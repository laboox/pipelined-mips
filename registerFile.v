==> flow/design.v <==
module registerFile #(parameter RF_WIDTH=3, parameter DATA_WIDTH=16)
	(clk,
	reset, 
	readAddr1,
	readAddr2,
	readAddr3,
	readData1,
	readData2,
	readData3,
	writeEn,
	writeAddr,
	writeData);
	input clk, reset, writeEn;
	input [RF_WIDTH-1:0] readAddr1, readAddr2, readAddr3, writeAddr;
	input [DATA_WIDTH-1:0] writeData;
	output [DATA_WIDTH-1:0] readData1, readData2, readData3;
	reg [DATA_WIDTH-1:0] mem [2**RF_WIDTH-1:0];
	assign readData1 = mem[readAddr1];
	assign readData2 = mem[readAddr2];
	assign readData3 = mem[readAddr3];
	integer i;
	always @(posedge clk) begin
		if(reset) begin
			for (i=0; i<2**RF_WIDTH; i=i+1) 
				mem[i] <= {DATA_WIDTH{1'b0}};
		end
		else if(writeEn && writeAddr!='d0) begin
			mem[writeAddr]<=writeData;
		end
	end
endmodule
== Reports on registerFile ==
The steps from the RTL of registerFile to its reports follow in flow order.
Lines are those of the file above, counted from 1.
Cell names lack the library's common part.
The mark -- stands for no value.
Design
  design top: registerFile
  clock: clk
  cell library: sky130hd
  timing corner: tt_025C_1v80

== Word-level counts ==
Source: Yosys, flattened and elaborated, memories not mapped. Widths are those after wreduce; folded enables and synchronous resets count as part of the registers. Registers that Yosys merges into a memory's read port (data or address) are not register bits. Print and check cells do not count. Equal cells are merged and count once.
Yosys's memory passes give these memory sizes; they may raise the number of words (mostly to a power of two), join words into wider ones and drop unused or constant bits.
Bit counts
  register bits after elaboration: 0
  cells after elaboration: 10
  memory cells: 1
  memory bits (writable): 128
  output and inout port bits: 48
Cells by class
  mux-type cells: 7
  reduce/logical cells: 2
Memory list
  mem: depth 8, bits a word 16, RTL line 17  | reg [DATA_WIDTH-1:0] mem [2**RF_WIDTH-1:0];
Operator list (number)
  2-to-1 mux 16 bit: 2
  2-to-1 mux 3 bit: 2
  nonzero test 3 bit: 1
  2-to-1 mux 1 bit: 3
  logical AND 1 bit: 1

== Logic depth ==
Depth = most cells in a row (Yosys ltp): at word level without a register or memory, in the mapped netlist without a sequential cell, where the memories' decode and read muxes count.
Logic depth
  word-level depth: 4
  ABC_AREA: 0
  gate-level depth with buffers: 4
  gate-level depth less buffers: 2

== Mapped cells and area ==
The flow's flattened synthesis, as Yosys stat reports it; memories are mapped. The netlist is that of the ABC_AREA named above (0 if unset); the other value can give another one.
The area totals of this step are shown rounded.
Cells by type
  edfxtp_1: number 128, area in all 3.84E+03 um^2
  mux4_1: number 84, area in all 2.21E+03 um^2
  nor3_1: number 112, area in all 560.538 um^2
  mux2_2: number 48, area in all 540.518 um^2
  mux4_2: number 12, area in all 270.259 um^2
  buf_6: number 12, area in all 135.13 um^2
  clkbuf_1: number 18, area in all 67.565 um^2
  inv_1: number 16, area in all 60.058 um^2
  buf_1: number 14, area in all 52.55 um^2
  o21bai_1: number 7, area in all 52.55 um^2
  buf_2: number 7, area in all 35.034 um^2
  clkbuf_2: number 3, area in all 15.014 um^2
  nand2b_1: number 2, area in all 12.512 um^2
  or3b_2: number 1, area in all 8.758 um^2
  nand3b_1: number 1, area in all 7.507 um^2
  or2_2: number 1, area in all 6.256 um^2
  conb_1: number 1, area in all 3.754 um^2
  nand2_1: number 1, area in all 3.754 um^2
Mapped netlist
  flip-flop cells: 128
  cell area after synthesis: 7883 um^2
  buffers: 54
  area of sequential cells: 3844 um^2
  cell count: 468

== Path before layout ==
Path of least setup slack by OpenSTA after synthesis, without wires, with an ideal clock, recovery checks aside; 20% of the period is set as input and as output delay. Where synthesis merged equal registers, the netlist keeps one of their names.
Timing after synthesis
  path kind: input port to flip-flop
  start: in writeAddr[0]
  end: mem mem[2][0]
  input delay: 524 ps
  delay of the path: 1962 ps
  stages on the path: 4
  clock period: 2620 ps
  path buffers: 2
  slack: 133 ps
  arrival time: 2094 ps
  synthesis period reached: 2487 ps
"delay of the path" is the arrival time less input delay plus setup time.
"stages on the path": output pins that drive a net of the path, with the launching flip-flop's if there is one; two outputs of one cell count as two.
"synthesis period reached" = period - worst setup slack (recovery checks aside). The figure is calculated, with input and output delays left at 20% of the set period.
Between the ends stands the longest chain of elaborated cells between them, by number of cells; it is not shown to be the way that was timed. Of several equally long chains one is given.
A line is the first line of the expression or statement that the cell stems from. Yosys adds cells for indexed reads and writes and turns some case tables into memories.
Only ways into the end's enable, where the timed path ends, are counted here.
On the way, after synthesis
  path through: or3b_2 -> clkbuf_1 -> buf_2 -> o21bai_1
  length of the longest elaborated chain: 4
RTL lines, path after synthesis
  from (decl): RTL line 14  | input [RF_WIDTH-1:0] readAddr1, readAddr2, readAddr3, writeAddr;
  nonzero test 3 bit: RTL line 27  | else if(writeEn && writeAddr!='d0) begin
  logical AND 1 bit: RTL line 27
  2-to-1 mux 3 bit: RTL line 27
  2-to-1 mux 3 bit: RTL line 23  | if(reset) begin
  to (decl): RTL line 17  | reg [DATA_WIDTH-1:0] mem [2**RF_WIDTH-1:0];

== Path in the finished layout ==
Path of least setup slack in the final report of run 1 (OpenROAD, finished layout, wires in). Where an end is a register, its clock arrival counts in the times.
The report prints the path's times to 10 ps; the period is as set.
Timing after layout
  path kind: flip-flop to output port
  start: mem mem[0][12]
  end: out readData2[12]
  stages on the path: 5
  clock period: 1610 ps
  arrival time: 1880 ps
  slack: -590 ps
  path buffers: 2
  output delay: 320 ps
Between the ends stands the longest chain of elaborated cells between them, by number of cells; it is not shown to be the way that was timed. Of several equally long chains one is given.
The chain passes a memory read, where the word-level depth is cut; so it can be longer than that depth.
On the way, after layout
  path through: edfxtp_1 -> buf_4 -> mux4_2 -> mux2_4 -> buf_6
  length of the longest elaborated chain: 1
RTL lines, path after layout
  from (decl): RTL line 17  | reg [DATA_WIDTH-1:0] mem [2**RF_WIDTH-1:0];
  memory (8 x 16 bit): RTL line 17
  to (decl): RTL line 16  | output [DATA_WIDTH-1:0] readData1, readData2, readData3;

Ticket comment

Record of 2 stored runs of the RTL-to-layout flow on registerFile, platform sky130hd. The runs are unordered. Constraints: input delay and output delay 20% of the set period each, output load 0.01 pF.
"period achieved" is the run's clock period less its worst setup slack. It is reckoned from that one timing run; input and output delays stay at 20% of the period that was set.
By "time on the worst setup path" is meant the share of the clock period that the worst setup path is allowed (20% is reserved at inputs, 20% at outputs), minus its slack. Clock arrival times at its registers enter into it.
"time on the worst setup path" is given in steps of 10 ps.
The measured numbers are rounded.

==> run 1: settings <==
{ "period_ns": 1.61, "CORE_UTILIZATION": 65, "CORE_ASPECT_RATIO": 1.86, "CORE_MARGIN": 6, "CELL_PAD_IN_SITES_DETAIL_PLACEMENT": 0, "TNS_END_PERCENT": 30, "GPL_ROUTABILITY_DRIVEN": 0, "MAX_ROUTING_LAYER": "met5", "CAP_MARGIN": 20, "SLEW_MARGIN": 20 }
==> run 1: results <==
chip area after synthesis (Yosys): 7883 um^2
full die area: 15040 um^2
standard-cell area of the final layout: 10080 um^2
utilization in the final report: 0.857
setup slack of the critical path: -594 ps
post-route setup TNS: -22850 ps
period achieved: 2204 ps
time on the worst setup path: 1880 ps
kind of the worst setup path: flip-flop to output port

==> run 2: settings <==
{ "period_ns": 1.87, "CORE_UTILIZATION": 64, "SETUP_SLACK_MARGIN": 0.01, "PLACE_DENSITY": 0.54, "CELL_PAD_IN_SITES_DETAIL_PLACEMENT": 2, "TNS_END_PERCENT": 50, "CAP_MARGIN": 20, "CORE_MARGIN": 2, "SLEW_MARGIN": 20 }
==> run 2: results <==
no results, placement failed with DPL-0033
